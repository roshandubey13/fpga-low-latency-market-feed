==> flow/design.v <==
module parser_threshold_led_v1_0 #
(
    parameter integer C_AXIS_TDATA_WIDTH = 8
)
(
    input  wire                           axis_aclk,
    input  wire                           axis_aresetn,
    input  wire [C_AXIS_TDATA_WIDTH-1:0]  s00_axis_tdata,
    input  wire                           s00_axis_tvalid,
    output wire                           s00_axis_tready,
    input  wire                           s00_axis_tlast,
    input  wire [31:0]                    buy_thresh,
    input  wire [31:0]                    sell_thresh,
    output reg                            buy_led,
    output reg                            sell_led
);
    assign s00_axis_tready = 1'b1;
    reg [3:0] state;
    localparam S_SYM   = 4'd0;
    localparam S_P3    = 4'd1;
    localparam S_P2    = 4'd2;
    localparam S_P1    = 4'd3;
    localparam S_P0    = 4'd4;
    localparam S_V3    = 4'd5;
    localparam S_V2    = 4'd6;
    localparam S_V1    = 4'd7;
    localparam S_V0    = 4'd8;
    reg [7:0]   symbol_reg;
    reg [31:0]  price_reg;
    reg [31:0]  volume_reg;
    reg parsed_valid;
    always @(posedge axis_aclk) begin
        if (!axis_aresetn) begin
            state        <= S_SYM;
            symbol_reg   <= 8'd0;
            price_reg    <= 32'd0;
            volume_reg   <= 32'd0;
            parsed_valid <= 1'b0;
        end else begin
            parsed_valid <= 1'b0;
            if (s00_axis_tvalid) begin
                case (state)
                    S_SYM: begin
                        symbol_reg <= s00_axis_tdata;
                        state <= S_P3;
                    end
                    S_P3: begin
                        price_reg[31:24] <= s00_axis_tdata;
                        state <= S_P2;
                    end
                    S_P2: begin
                        price_reg[23:16] <= s00_axis_tdata;
                        state <= S_P1;
                    end
                    S_P1: begin
                        price_reg[15:8] <= s00_axis_tdata;
                        state <= S_P0;
                    end
                    S_P0: begin
                        price_reg[7:0] <= s00_axis_tdata;
                        state <= S_V3;
                    end
                    S_V3: begin
                        volume_reg[31:24] <= s00_axis_tdata;
                        state <= S_V2;
                    end
                    S_V2: begin
                        volume_reg[23:16] <= s00_axis_tdata;
                        state <= S_V1;
                    end
                    S_V1: begin
                        volume_reg[15:8] <= s00_axis_tdata;
                        state <= S_V0;
                    end
                    S_V0: begin
                        volume_reg[7:0] <= s00_axis_tdata;
                        parsed_valid <= 1'b1;
                        state <= S_SYM;      
                    end
                    default: begin
                        state <= S_SYM;
                    end
                endcase
            end
            if (s00_axis_tlast) begin
                state <= S_SYM;
            end
        end
    end
    wire buy_event  = parsed_valid && (price_reg > buy_thresh);
    wire sell_event = parsed_valid && (price_reg < sell_thresh);
    localparam integer PULSE = 24'd6_000_000;   
    reg [23:0] buy_cnt;
    reg [23:0] sell_cnt;
    always @(posedge axis_aclk) begin
        if (!axis_aresetn) begin
            buy_cnt  <= 0;
            sell_cnt <= 0;
            buy_led  <= 1'b0;
            sell_led <= 1'b0;
        end else begin
            if (buy_event)
                buy_cnt <= PULSE;
            else if (buy_cnt != 0)
                buy_cnt <= buy_cnt - 1;
            if (sell_event)
                sell_cnt <= PULSE;
            else if (sell_cnt != 0)
                sell_cnt <= sell_cnt - 1;
            buy_led  <= (buy_cnt  != 0);
            sell_led <= (sell_cnt != 0);
        end
    end
endmodule
# ---- Tool chain data of parser_threshold_led_v1_0
# What the tools print for parser_threshold_led_v1_0, step after step.
# Lines are those of the file above, counted from 1.
# Operators: Yosys type, input widths -> output width; for muxes data width and select width s.
# Library cell names are shortened.
# The mark -- stands for no value.
dict set report inputs {
  design {parser_threshold_led_v1_0}
  clock_port {axis_aclk}
  cell_library {sky130hd}
  corner {tt_025C_1v80}
}

# ---- Elaborated design
# Yosys after proc, flatten, opt, wreduce and memory -nomap, before mapping. Memory bits, and registers merged into a memory's read port (data or address), are not among the register bits. Print and check cells are not counted. Equal cells are merged and count once.
dict set report word_totals {
  word_cells 46
  ff_bits 87
  in_bits 76
  output_inout_bits 3
}
dict set report classes {
  reduce_and_logical 15
  add_sub_neg 2
  logic 1
  equal 8
  muxes 6
  n_cmp 2
}
# operator n
set op_table {}
lappend op_table {{$mux 23} 4}
lappend op_table {{$sub 24x1->24 const B} 2}
lappend op_table {{$reduce_bool 24->1} 2}
lappend op_table {{$gt 32x32->1} 1}
lappend op_table {{$lt 32x32->1} 1}
lappend op_table {{$pmux 4 s8} 1}
lappend op_table {{$eq 4x3->1 const B} 4}
lappend op_table {{$reduce_and 2->1} 5}
lappend op_table {{$eq 4x2->1 const B} 2}
lappend op_table {{$reduce_or 2->1} 3}
lappend op_table {{$reduce_bool 2->1} 2}
lappend op_table {{$eq 4x1->1 const B} 1}
lappend op_table {{$eq 4x4->1 const B} 1}
lappend op_table {{$logic_not 4->1} 1}
lappend op_table {{$logic_and 1x1->1} 2}
lappend op_table {{$not 1->1} 1}
lappend op_table {{$mux 1} 1}

# ---- Depth
# Yosys ltp: most cells in a row. Word level: on the elaborated netlist, between registers, memories and ports. Mapped: between sequential cells and ports; inverters and the memories' decode and read muxes count.
dict set report logic_depth {
  ltp_word 3
  abc_area 0
  depth_mapped 9
}

# ---- After synthesis
# The flow's flattened synthesis, as Yosys stat reports it; memories are mapped. The netlist is that of the ABC_AREA named above (0 if unset); the other value can give another one.
# Totals and module areas in this step are rounded.
# type n
set by_type {}
lappend by_type {dfxtp_1 92}
lappend by_type {ha_1 65}
lappend by_type {a21oi_1 77}
lappend by_type {inv_1 73}
lappend by_type {nand2_1 62}
lappend by_type {nand3_1 43}
lappend by_type {xnor2_1 22}
lappend by_type {nor3_1 32}
lappend by_type {nor4_1 21}
lappend by_type {o21ai_0 22}
lappend by_type {xor2_1 12}
lappend by_type {and3_1 16}
lappend by_type {nand4_1 15}
lappend by_type {nor2_1 25}
lappend by_type {clkbuf_1 19}
lappend by_type {nand2b_1 9}
lappend by_type {a211oi_1 6}
lappend by_type {mux2i_1 4}
# Not listed: further types 37, cells in them 65.
dict set report synth_totals {
  n_buf 25
  synth_area_um2 5497
  stdcells 680
  flip_flops 92
}

# ---- Worst setup path after synthesis
# Path of least setup slack by OpenSTA after synthesis, without wires, with an ideal clock, recovery checks aside; 20% of the period is set as input and as output delay. Where synthesis merged equal registers, the netlist keeps one of their names.
dict set report synth_timing {
  path_type {input to register}
  start {input port sell_thresh[15]}
  end {register sell_cnt[10]}
  arrival_ns 2.478
  launch_ns 0.694
  path_slack_ns 0.860
  path_stages 9
  delay_ns 1.917
  path_buffers 1
  tclk_ns 3.47
  setup_time_ns 0.133
  required_time_ns 3.337
  input_delay_ns 0.694
  period_less_setup_slack_ns 2.61
}
# "delay_ns" = arrival - input delay + setup time.
# "path_stages": output pins that drive a net of the path, with the launching flip-flop's if there is one; two outputs of one cell count as two.
# "period_less_setup_slack_ns" is the clock period less the worst setup slack; recovery checks do not enter. This is arithmetic on one report: input and output delays are still those of the set period (20% each).
# Between the ends stands the longest chain of elaborated cells between them, by number of cells; it is not shown to be the way that was timed. Of several equally long chains one is given.
# A line is the first line of the expression or statement that the cell stems from. Yosys adds cells for indexed reads and writes and turns some case tables into memories.
# A register here has more assigning lines than the two given.
dict set report synth_between {
  cell_sequence {inv_1 -> ha_1 -> nand4_1 -> nor3_1 -> or4b_2 -> a21oi_1 -> or3_1 -> buf_1 -> o21ai_0}
  elab_chain_len 3
  cells_between 4
  cone_classes {1 x compare; 1 x mux; 2 x reduce/logical}
}
# item line_no
set synth_lines {}
lappend synth_lines {{start, declared} 13} ;# input  wire [31:0]                    sell_thresh,
lappend synth_lines {{$lt 32x32->1} 91} ;# wire sell_event = parsed_valid && (price_reg < sell_thresh);
lappend synth_lines {{$logic_and 1x1->1} 91}
lappend synth_lines {{$mux 23} 106} ;# if (sell_event)
lappend synth_lines {{end, assigned} 107} ;# sell_cnt <= PULSE;
lappend synth_lines {{end, assigned} 109} ;# sell_cnt <= sell_cnt - 1;
lappend synth_lines {{end, declared} 94} ;# reg [23:0] sell_cnt;

# ---- Worst path after layout
# From the final timing report of flow run 2: the path of least setup slack in the routed layout; clock arrival at registers is part of the times.
dict set report layout_timing {
  path_type {register to register}
  start {register price_reg[13]}
  end {register sell_cnt[11]}
  path_buffers 1
  launch_ns 0.34
  arrival_ns 2.48
  tclk_ns 1.38
  setup_time_ns 0.13
  path_stages 9
  required_time_ns 1.59
  path_slack_ns -0.90
}
# Between the ends stands the longest chain of elaborated cells between them, by number of cells; it is not shown to be the way that was timed. Of several equally long chains one is given.
# A register here has more assigning lines than the two given.
dict set report layout_between {
  cell_sequence {dfxtp_4 -> ha_4 -> nand4_1 -> nor3_4 -> or4b_4 -> a21oi_4 -> or3_4 -> buf_6 -> o21ai_1}
  elab_chain_len 3
  cells_between 4
  cone_classes {1 x compare; 1 x mux; 2 x reduce/logical}
}
# item line_no
set layout_lines {}
lappend layout_lines {{start, declared} 29} ;# reg [31:0]  price_reg;
lappend layout_lines {{start, assigned} 36} ;# price_reg    <= 32'd0;
lappend layout_lines {{start, assigned} 56} ;# price_reg[15:8] <= s00_axis_tdata;
lappend layout_lines {{$lt 32x32->1} 91} ;# wire sell_event = parsed_valid && (price_reg < sell_thresh);
lappend layout_lines {{$logic_and 1x1->1} 91}
lappend layout_lines {{$mux 23} 106} ;# if (sell_event)
lappend layout_lines {{end, assigned} 107} ;# sell_cnt <= PULSE;
lappend layout_lines {{end, assigned} 109} ;# sell_cnt <= sell_cnt - 1;
lappend layout_lines {{end, declared} 94} ;# reg [23:0] sell_cnt;

; Below are 2 stored runs of the flow (Yosys, OpenROAD; platform sky130hd) on parser_threshold_led_v1_0, each with its settings and what was measured, unordered. Constraints: input delay and output delay 20% of the set period each, output load 0.01 pF.
; "achievedPeriod_ns" is the run's clock period less its worst setup slack. It is reckoned from that one timing run; input and output delays stay at 20% of the period that was set.
; By "worstPathTime_ns" is meant the share of the clock period that the worst setup path is allowed (20% is reserved at inputs, 20% at outputs), minus its slack. Clock arrival times at its registers enter into it.
; "power_total_mw": no workload was simulated; the value follows from the tool's default switching activity.
; Results are given in rounded form.

[flow run 1: settings]
period_ns = 3.12
CORE_UTILIZATION = 61
PLACE_DENSITY_LB_ADDON = 0.05
HOLD_SLACK_MARGIN = 0.06
CORE_MARGIN = 2
CELL_PAD_IN_SITES_GLOBAL_PLACEMENT = 1
CELL_PAD_IN_SITES_DETAIL_PLACEMENT = 0
TNS_END_PERCENT = 65
GPL_TIMING_DRIVEN = 1
CAP_MARGIN = 5
MIN_ROUTING_LAYER = met1
SLEW_MARGIN = 20
[flow run 1: results]
outcome = incomplete, placement halted on FLW-0024

[flow run 2: settings]
period_ns = 1.38
CORE_UTILIZATION = 40
SETUP_SLACK_MARGIN = -0.09
PLACE_DENSITY = 0.5
CORE_ASPECT_RATIO = 1.4
ABC_AREA = 0
GPL_TIMING_DRIVEN = 0
GPL_ROUTABILITY_DRIVEN = 0
CTS_CLUSTER_SIZE = 96
CTS_CLUSTER_DIAMETER = 294
CAP_MARGIN = 20
CORE_MARGIN = 2
SLEW_MARGIN = 20
[flow run 2: results]
achievedPeriod_ns = 2.276
setup_worst_slack_ns = -0.896
ws_hold_ns = 0.451
power_total_mw = 14.08
utilization_pct = 61.6
dieArea_um2 = 14710
worstPathTime_ns = 2.28
timing.worst_path_kind = register to register
total_negative_slack_ns = -38.11
cell_area_final_um2 = 8252
yosys_chip_area_um2 = 5497
