==> flow/design.v <==
`timescale 1ns / 1ps
module debounce
  #(
    parameter DEBOUNCE_LENGTH = 10,
    parameter NUM_PINS = 16
    )
   (
    input                       clk,
    input                       rst,
    input [NUM_PINS-1:0]        gpio_in,
    output logic [NUM_PINS-1:0]         gpio_out
    );
   logic [NUM_PINS-1:0][DEBOUNCE_LENGTH-1:0] gpio_in_q;
   logic [NUM_PINS-1:0]                              gpio_out_i;
   logic [DEBOUNCE_LENGTH-1:0]                       ones;
   assign ones = '1;
   int                                               i;
   always_ff@(posedge clk) begin
      if (rst==1) begin
         gpio_in_q <= 0;
         gpio_out_i <= 0;
      end
      else begin
         for (i = 0; i < NUM_PINS; i = i +1) begin
            gpio_in_q[i][0] <= gpio_in[i];
            gpio_in_q[i][DEBOUNCE_LENGTH-1:1] <= gpio_in_q[i][DEBOUNCE_LENGTH-2:0];
            if ((gpio_in_q[i] == ones) && (gpio_out_i[i] == 0)) begin
               gpio_out_i[i] <= 1;
            end
            if ((gpio_in_q[i] == 0) && (gpio_out_i[i] == 1)) begin
               gpio_out_i[i] <= 0;
            end
         end  
         gpio_out <= gpio_out_i;
      end
   end
endmodule
# Step by step through the tools: debounce
# What the tools print for debounce, step after step.
# Lines are those of the file above, counted from 1.
# Library cell names are shortened.
design:
  top_module: "debounce"
  clk_port: "clk"
  cell_library: "sky130hd"
  pvt_corner: "tt_025C_1v80"

# Word level
# Yosys after proc, flatten, opt, wreduce and memory -nomap, before mapping. Enables and synchronous resets that opt folds into registers are not counted as muxes. Memory bits, and registers merged into a memory's read port (data or address), are not among the register bits. Print and check cells are not counted. Equal cells are merged and count once.
op_classes:
  equal: 16
  n_logic: 16
  n_reduce_logical: 64
op_table:
  columns: ["op", "count"]
  rows:
  - ["equality test 10 bit (second input constant)", 16]
  - ["zero test 10 bit", 16]
  - ["logical AND 1 bit", 32]
  - ["OR reduction 2 bit", 16]
  - ["NOT 1 bit", 16]
bits:
  ff_bits: 192
  elab_cells: 145

# Depth
# Depth = most cells in a row (Yosys ltp): at word level without a register or memory, in the mapped netlist without a sequential cell, where the memories' decode and read muxes count.
depth:
  word_depth: 3
  abc_area: 1
  depth_mapped: 6

# After synthesis
# Source: synth_stat.txt of the flow (Yosys; design flattened, memories mapped). It holds for the ABC_AREA given above (unset counts as 0); a run with the other value may have another netlist.
# Totals and module areas in this step are rounded.
types:
  columns: ["type", "count", "area_total_um2"]
  rows:
  - ["dfxtp_1", 176, 3.52E+03]
  - ["nor2_1", 294, 1.1E+03]
  - ["inv_1", 192, 720.691]
  - ["nand2_1", 144, 540.518]
  - ["edfxtp_1", 16, 480.461]
  - ["buf_6", 13, 146.39]
  - ["nand3b_1", 16, 120.115]
  - ["nand3_1", 16, 80.077]
  - ["nor2_2", 10, 62.56]
  - ["buf_2", 6, 30.029]
  - ["inv_2", 1, 3.754]
synth_totals:
  mapped_cells: 884
  synth_area_um2: 6810
  ffs: 192

# Timing after synthesis
# Source: OpenSTA report_checks on the synthesized netlist (no wires, ideal clock, input and output delay 20% of the period each), path of least setup slack; recovery checks are left aside. Register names are those of the netlist, which keeps one name where synthesis merged equal registers.
synth_timing:
  path_kind: "input port to flip-flop"
  start: "input rst"
  end: "register gpio_out[0]"
  period_ps: 2680
  setup_ps: 311
  launch_ps: 536
  arrival_time_ps: 941
  required_ps: 2369
  setup_slack_ps: 1429
  delay_ps: 716
  path_stages: 3
  path_buffers: 2
  synth_period_reached_ps: 1251
# "delay_ps" = arrival - input delay + setup time.
# "path_stages": output pins that drive a net of the path, with the launching flip-flop's if there is one; two outputs of one cell count as two.
# "synth_period_reached_ps" = period - worst setup slack (recovery checks aside). The figure is calculated, with input and output delays left at 20% of the set period.
synth_via:
  cell_sequence: "buf_6 inv_2 buf_6"
  elab_chain_len: 0
synth_rtl:
  columns: ["item", "line_no", "source"]
  rows:
  - ["start, declared", 9, "input                       rst,"]
  - ["end, assigned", 34, "gpio_out <= gpio_out_i;"]
  - ["end, declared", 11, "output logic [NUM_PINS-1:0]         gpio_out"]

# Worst path after layout
# From the final timing report of flow run 1: the path of least setup slack in the routed layout; clock arrival at registers is part of the times.
# The report prints the path's times to 10 ps; the period is as set.
layout_timing:
  path_kind: "flip-flop to output port"
  start: "register gpio_out[10]"
  end: "output gpio_out[10]"
  period_ps: 1750
  output_delay_ps: 350
  launch_ps: 520
  arrival_time_ps: 1200
  required_ps: 1400
  setup_slack_ps: 200
  path_stages: 2
  path_buffers: 1
layout_via:
  cell_sequence: "edfxtp_1 dlygate4sd2_1"
  elab_chain_len: 0
layout_rtl:
  columns: ["item", "line_no", "source"]
  rows:
  - ["start, declared", 11, "output logic [NUM_PINS-1:0]         gpio_out"]
  - ["start, assigned", 34, "gpio_out <= gpio_out_i;"]
  - ["end, declared", 11, null]

Wiki page: debounce / flow data

2 stored runs of debounce in the flow (synthesis by Yosys, layout by OpenROAD, sky130hd cells), in arbitrary order. Constraints: input delay and output delay 20% of the set period each, output load 0.01 pF.
"clock_period_reached_ps" is the run's clock period less its worst setup slack. It is reckoned from that one timing run; input and output delays stay at 20% of the period that was set.
"timing.worst_path_ps" = time allowed to the worst setup path (clock period - input delay - output delay, where it has them) - its slack; a late launch clock adds to it, a late capture clock takes from it.
"totalPower_w" rests on the timing tool's default activity at the inputs, not on a simulated workload.
"timing.worst_path_ps" is known to 10 ps.
The measured numbers are rounded.

--- flow run 1 ---
==> flow/run.sh <==
#!/bin/bash
# the make line also repeats the synthesis and layout settings of config.mk as NAME=value (left out here)
make -C /OpenROAD-flow-scripts/flow DESIGN_CONFIG=/design/flow/config.mk WORK_HOME=/design/flow/orfs CLKGATE_MAP_FILE= finish
==> flow/config.mk <==
export PLATFORM = sky130hd
export DESIGN_NAME = debounce
export DESIGN_NICKNAME = debounce
export VERILOG_FILES = /design/flow/design.v
export SDC_FILE = /design/flow/constraint.sdc
export NUM_CORES = 4
export LEC_CHECK = 0
export ABC_AREA = 1
export CAP_MARGIN = 10
export CELL_PAD_IN_SITES_GLOBAL_PLACEMENT = 1
export CORE_MARGIN = 9
export CORE_UTILIZATION = 63
export CTS_CLUSTER_DIAMETER = 345
export MIN_ROUTING_LAYER = met2
export SETUP_SLACK_MARGIN = 0.14
export SLEW_MARGIN = 40
export TNS_END_PERCENT = 5
==> flow/constraint.sdc <==
create_clock -name core_clock -period 1.75 [get_ports {clk}]
set_input_delay 0.3500 -clock core_clock [delete_from_list [all_inputs] [get_ports {clk}]]
set_output_delay 0.3500 -clock core_clock [all_outputs]
set_load 0.01 [all_outputs]

==> results, as YAML <==
results:
  timing.worst_path_ps: 1200
  critical_path_type: "flip-flop to output port"
  totalPower_w: 0.00856
  clock_period_reached_ps: 1547
  finish.utilization_frac: 0.745
  total_die_area_um2: 14900
  final_cell_area_um2: 7760
  fin_tns_ps: 0
  post_synth_area_um2: 6810
  fin_ws_ps: 203
  worst_hold_slack_ps: 183

--- flow run 2 ---
==> flow/run.sh <==
#!/bin/bash
# the make line also repeats the synthesis and layout settings of config.mk as NAME=value (left out here)
make -C /OpenROAD-flow-scripts/flow DESIGN_CONFIG=/design/flow/config.mk WORK_HOME=/design/flow/orfs CLKGATE_MAP_FILE= finish
==> flow/config.mk <==
export PLATFORM = sky130hd
export DESIGN_NAME = debounce
export DESIGN_NICKNAME = debounce
export VERILOG_FILES = /design/flow/design.v
export SDC_FILE = /design/flow/constraint.sdc
export NUM_CORES = 4
export LEC_CHECK = 0
export ABC_AREA = 1
export CAP_MARGIN = 30
export CELL_PAD_IN_SITES_DETAIL_PLACEMENT = 1
export CELL_PAD_IN_SITES_GLOBAL_PLACEMENT = 2
export CORE_MARGIN = 2
export CORE_UTILIZATION = 47
export CTS_CLUSTER_DIAMETER = 78
export CTS_CLUSTER_SIZE = 67
export SLEW_MARGIN = 10
==> flow/constraint.sdc <==
create_clock -name core_clock -period 1.58 [get_ports {clk}]
set_input_delay 0.3160 -clock core_clock [delete_from_list [all_inputs] [get_ports {clk}]]
set_output_delay 0.3160 -clock core_clock [all_outputs]
set_load 0.01 [all_outputs]

==> results, as YAML <==
results:
  timing.worst_path_ps: 1100
  critical_path_type: "flip-flop to output port"
  total_die_area_um2: 15500
  clock_period_reached_ps: 1419
  fin_ws_ps: 161
  fin_tns_ps: 0
  final_cell_area_um2: 7890
  totalPower_w: 0.0101
  worst_hold_slack_ps: 391
  finish.utilization_frac: 0.562
  post_synth_area_um2: 6810
